==> flow/design.v <==
module vga_sync(
    input clk,           
    input reset,         
    output reg hsync,    
    output reg vsync,    
    output reg [9:0] x,  
    output reg [9:0] y,  
    output reg vOn       
);
    localparam H_SYNC_PULSE = 96;    
    localparam H_BACK_PORCH = 48;    
    localparam H_FRONT_PORCH = 16;   
    localparam H_VISIBLE_AREA = 640; 
    localparam H_TOTAL = 800;        
    localparam V_SYNC_PULSE = 2;     
    localparam V_BACK_PORCH = 33;    
    localparam V_FRONT_PORCH = 10;   
    localparam V_VISIBLE_AREA = 480; 
    localparam V_TOTAL = 525;        
    always @(posedge clk) begin
        if (reset) begin
            x <= 0;
            y <= 0;
        end else begin
            if (x < H_TOTAL - 1) begin
                x <= x + 1;
            end else begin
                x <= 0;
                if (y < V_TOTAL - 1) begin
                    y <= y + 1;
                end else begin
                    y <= 0;
                end
            end
        end
    end
    always @(posedge clk) begin
        if (reset) begin
            hsync <= 1'b1;
            vsync <= 1'b1;
            vOn <= 1'b0;
        end else begin
            hsync <= (x < H_SYNC_PULSE) ? 1'b0 : 1'b1;   
            vsync <= (y < V_SYNC_PULSE) ? 1'b0 : 1'b1;   
            vOn <= (x < H_VISIBLE_AREA) && (y < V_VISIBLE_AREA);   
        end
    end
endmodule
module textmode(
    input clk,
    input reset,
    input hsI,            
    input vsI,            
    input vOn,            
    input [7:0] fg,       
    input [7:0] bg,       
    input [10:0] char,    
    output reg hsO,       
    output reg vsO,       
    output reg [7:0] R,   
    output reg [7:0] G,   
    output reg [7:0] B    
);
    always @(posedge clk) begin
        if (reset) begin
            hsO <= 1'b1;
            vsO <= 1'b1;
        end else begin
            hsO <= hsI;
            vsO <= vsI;
        end
    end
    always @(posedge clk) begin
        if (reset) begin
            R <= 0;
            G <= 0;
            B <= 0;
        end else if (vOn) begin
            R <= fg;   
            G <= bg;   
            B <= 0;    
        end else begin
            R <= 0;    
            G <= 0;
            B <= 0;
        end
    end
endmodule
module screen_ram(
    input clk,                     
    input we,                      
    input [10:0] addr,             
    input [7:0] data_in,           
    output reg [7:0] data_out      
);
    localparam DEPTH = 4800;   
    reg [7:0] ram [DEPTH-1:0];   
    always @(posedge clk) begin
        if (we) begin
            ram[addr] <= data_in;
        end
        data_out <= ram[addr];
    end
endmodule
module char_position(
    input [9:0] x, y,           
    output [7:0] charX, scrX,   
    output [6:0] charY, scrY    
);
    localparam CHAR_WIDTH = 8;
    localparam CHAR_HEIGHT = 8;
    assign charX = x / CHAR_WIDTH;    
    assign scrX = x % CHAR_WIDTH;     
    assign charY = y / CHAR_HEIGHT;   
    assign scrY = y % CHAR_HEIGHT;    
endmodule
module vga_design(
     input clk,            
    input reset,          
    output hsync,         
    output vsync,         
    output [7:0] R, G, B  
);
    wire [9:0] pixel_x, pixel_y;
    wire [7:0] char_x, scr_x, char_y, scr_y;
    wire hsync_internal, vsync_internal, video_on;
    wire [7:0] data_from_ram, color_fg, color_bg;
    vga_sync vga_controller (
        .clk(clk),
        .reset(reset),
        .hsync(hsync_internal),
        .vsync(vsync_internal),
        .x(pixel_x),
        .y(pixel_y),
        .vOn(video_on)
    );
    char_position char_pos (
        .x(pixel_x),
        .y(pixel_y),
        .charX(char_x),
        .scrX(scr_x),
        .charY(char_y),
        .scrY(scr_y)
    );
    screen_ram video_memory (
        .clk(clk),
        .we(1'b0),  
        .addr(pixel_y * 80 + pixel_x / 8), 
        .data_in(8'b0), 
        .data_out(data_from_ram)
    );
    assign color_fg = data_from_ram[7:4]; 
    assign color_bg = data_from_ram[3:0];
    textmode text_mode (
        .clk(clk),
        .reset(reset),
        .hsI(hsync_internal),
        .vsI(vsync_internal),
        .vOn(video_on),
        .fg(color_fg),
        .bg(color_bg),
        .char(char_x),  
        .hsO(hsync),
        .vsO(vsync),
        .R(R),
        .G(G),
        .B(B)
    );
endmodule
# --- Reports on vga_design ---
# The steps from the RTL of vga_design to its reports follow in flow order.
# Lines are those of the file above, counted from 1.
# Operators: Yosys type, input widths -> output width; for muxes data width and select width s.
design:
  design: "vga_design"
  clock_port: "clk"
  cell_library: "sky130hd"
  corner: "tt_025C_1v80"

# --- After elaboration ---
# Counts by Yosys on the flattened word-level netlist (proc, flatten, opt, wreduce; memories kept). Register bits leave out memories and registers merged into their read ports (data or address); mux counts leave out enables and synchronous resets folded into registers. Print and check cells are left out. Cells with the same type and inputs are merged into one.
word_totals:
  inputBits: 2
  regBits: 41
  output_inout_bits: 26
  elab_cells: 26
classes:
  muxes: 3
  reduce_and_logical: 3
  n_addsub: 2
  cmp: 6
  logic: 2
ops:
  columns: ["op", "n"]
  rows:
  - ["$lt 10x10->1 const B", 3]
  - ["$add 10x1->10 const B", 2]
  - ["$lt 10x2->1 const B", 1]
  - ["$lt 10x7->1 const B", 1]
  - ["$lt 10x9->1 const B", 1]
  - ["$mux 10", 1]
  - ["$reduce_or 2->1", 2]
  - ["$not 1->1", 2]
  - ["$mux 1", 2]
  - ["$logic_and 1x1->1", 1]

# --- Longest topological paths ---
# Longest topological path by Yosys (ltp), each cell counted once; first at word level (registers and memories cut), then after technology mapping (sequential cells cut; the memories' decode and read muxes count).
depth:
  depth_word: 3
  ABC_AREA: 0
  mapped_depth: 5
  ltp_nobuf: 5

# --- Synthesis result ---
# Source: synth_stat.txt of the flow (Yosys; design flattened, memories mapped). It holds for the ABC_AREA given above (unset counts as 0); a run with the other value may have another netlist.
# Totals and module areas in this step are rounded.
types:
  columns: ["type", "n", "type_area_um2"]
  rows:
  - ["sky130_fd_sc_hd__dfxtp_1", 24, 480.461]
  - ["sky130_fd_sc_hd__buf_4", 24, 180.173]
  - ["sky130_fd_sc_hd__xnor2_1", 8, 70.067]
  - ["sky130_fd_sc_hd__nor2_1", 17, 63.811]
  - ["sky130_fd_sc_hd__a21oi_1", 9, 45.043]
  - ["sky130_fd_sc_hd__nand3_1", 7, 35.034]
  - ["sky130_fd_sc_hd__nand2_1", 9, 33.782]
  - ["sky130_fd_sc_hd__ha_1", 2, 25.024]
  - ["sky130_fd_sc_hd__inv_1", 5, 18.768]
  - ["sky130_fd_sc_hd__o31a_1", 2, 17.517]
  - ["sky130_fd_sc_hd__xor2_1", 2, 17.517]
  - ["sky130_fd_sc_hd__nor3_1", 3, 15.014]
  - ["sky130_fd_sc_hd__o21ai_0", 3, 15.014]
  - ["sky130_fd_sc_hd__or4_1", 2, 15.014]
  - ["sky130_fd_sc_hd__nand4_1", 2, 12.512]
  - ["sky130_fd_sc_hd__nand4_2", 1, 12.512]
  - ["sky130_fd_sc_hd__nor4_1", 2, 12.512]
  - ["sky130_fd_sc_hd__or2_2", 2, 12.512]
# Not listed: further types 18, cells in them 19.
mapped:
  area_um2: 1214
  ffs: 24
  cell_count: 143
  buffers: 26
  seq_area_um2: 480.5

# --- Path before layout ---
# Source: OpenSTA report_checks on the synthesized netlist (no wires, ideal clock, input and output delay 20% of the period each), path of least setup slack; recovery checks are left aside. Register names are those of the netlist, which keeps one name where synthesis merged equal registers.
synth_path:
  path_kind: "register to register"
  start: "register vga_controller.x[0]"
  end: "register vga_controller.y[9]"
  path_stages: 6
  setup_ns: 0.070
  clock_period_ns: 1.92
  t_first_pin_ns: 0.000
  delay_ns: 1.698
  t_required_ns: 1.850
  path_buffers: 0
  setup_slack_ns: 0.222
  arrival_ns: 1.628
  synth_period_reached_ns: 1.698
# "delay_ns" is the arrival time less input delay plus setup time.
# "path_stages": output pins that drive a net of the path, with the launching flip-flop's if there is one; two outputs of one cell count as two.
# "synth_period_reached_ns" = period - worst setup slack (recovery checks aside). The figure is calculated, with input and output delays left at 20% of the set period.
# Between the ends stands the longest chain of elaborated cells between them, by number of cells; it is not shown to be the way that was timed. Of several equally long chains one is given.
# A line is the first line of the expression or statement that the cell stems from. Yosys adds cells for indexed reads and writes and turns some case tables into memories.
# A register here has more assigning lines than the two given.
synth_between:
  path_cell_list: "sky130_fd_sc_hd__dfxtp_1 > sky130_fd_sc_hd__ha_1 > sky130_fd_sc_hd__nand4_2 > sky130_fd_sc_hd__a21o_1 > sky130_fd_sc_hd__or4_1 > sky130_fd_sc_hd__a21oi_1"
  elab_chain_len: 1
  cone_cells: 1
  cone_lines: 1
  cone_classes: "1 x compare"
synth_lines:
  columns: ["item", "line_no", "source"]
  rows:
  - ["from (decl)", 6, "output reg [9:0] x,"]
  - ["from (assign)", 22, "x <= 0;"]
  - ["from (assign)", 26, "x <= x + 1;"]
  - ["$lt 10x10->1", 25, "if (x < H_TOTAL - 1) begin"]
  - ["to (assign)", 23, "y <= 0;"]
  - ["to (assign)", 30, "y <= y + 1;"]
  - ["to (decl)", 7, "output reg [9:0] y,"]

# --- Path in the finished layout ---
# Path of least setup slack in the final report of flow run 1 (OpenROAD, finished layout, wires in). Where an end is a register, its clock arrival counts in the times.
layout_path:
  path_kind: "register to register"
  start: "register vga_controller.y[5]"
  end: "register vga_controller.y[0]"
  path_buffers: 0
  setup_ns: 0.05
  path_stages: 5
  arrival_ns: 1.95
  clock_period_ns: 1.23
  setup_slack_ns: -0.46
  t_first_pin_ns: 0.30
  t_required_ns: 1.48
# Between the ends stands the longest chain of elaborated cells between them, by number of cells; it is not shown to be the way that was timed. Of several equally long chains one is given.
# A register here has more assigning lines than the two given.
layout_between:
  path_cell_list: "sky130_fd_sc_hd__dfxtp_4 > sky130_fd_sc_hd__or4_4 > sky130_fd_sc_hd__o31a_1 > sky130_fd_sc_hd__or3_1 > sky130_fd_sc_hd__a21oi_2"
  elab_chain_len: 2
  cone_cells: 2
  cone_lines: 1
  cone_classes: "1 x compare; 1 x mux"
layout_lines:
  columns: ["item", "line_no", "source"]
  rows:
  - ["from (decl)", 7, "output reg [9:0] y,"]
  - ["from (assign)", 23, "y <= 0;"]
  - ["from (assign)", 30, "y <= y + 1;"]
  - ["$lt 10x10->1", 29, "if (y < V_TOTAL - 1) begin"]
  - ["$mux 10", 29, null]
  - ["to (assign)", 30, null]
  - ["to (assign)", 32, "y <= 0;"]
  - ["to (decl)", 7, null]

# vga_design through Yosys and OpenROAD on sky130hd: 2 stored runs, unordered, with their settings and measured results. The constraints put input and output delay at 20% of the set period each and load the outputs with 0.01 pF.
# "period_less_ws_ns" is the run's clock period less its worst setup slack. It is reckoned from that one timing run; input and output delays stay at 20% of the period that was set.
# "critical_path_time_ns" means the part of the period allowed to the worst setup path (the constraints hold back 20% at inputs and 20% at outputs) less its slack; where the path has registers, the arrival times of their clocks count too.
# "design_power_mw" rests on the timing tool's default activity at the inputs, not on a simulated workload.
# Measured values are rounded.
runs:
  - name: "flow run 1"
    settings:
      period_ns: 1.23
      CORE_UTILIZATION: 55
      PLACE_DENSITY_LB_ADDON: 0.27
      CELL_PAD_IN_SITES_GLOBAL_PLACEMENT: 0
      TNS_END_PERCENT: 40
      GPL_TIMING_DRIVEN: 0
      CTS_CLUSTER_SIZE: 65
      CTS_CLUSTER_DIAMETER: 258
      SLEW_MARGIN: 15
      MAX_ROUTING_LAYER: "met5"
      CAP_MARGIN: 20
      CORE_MARGIN: 2
    results:
      ys_area_um2: 1214
      critical_path_time_ns: 1.69
      critical_path_kind: "register to register"
      final_die_area_um2: 2598
      finish.utilization_frac: 0.749
      ws_hold_ns: 0.441
      period_less_ws_ns: 1.693
      final_setup_ws_ns: -0.463
      design_power_mw: 1.600
  - name: "flow run 2"
    settings:
      period_ns: 1.66
      CORE_UTILIZATION: 44
      SETUP_SLACK_MARGIN: 0.13
      CORE_ASPECT_RATIO: 0.79
      CELL_PAD_IN_SITES_GLOBAL_PLACEMENT: 0
      CELL_PAD_IN_SITES_DETAIL_PLACEMENT: 0
      GPL_TIMING_DRIVEN: 1
      GPL_ROUTABILITY_DRIVEN: 0
      CTS_CLUSTER_SIZE: 80
      CAP_MARGIN: 20
      CORE_MARGIN: 2
      SLEW_MARGIN: 20
    results:
      ys_area_um2: 1214
      critical_path_time_ns: 1.63
      critical_path_kind: "register to register"
      final_die_area_um2: 3197
      finish.utilization_frac: 0.589
      ws_hold_ns: 0.432
      period_less_ws_ns: 1.631
      final_setup_ws_ns: 0.029
      design_power_mw: 1.214
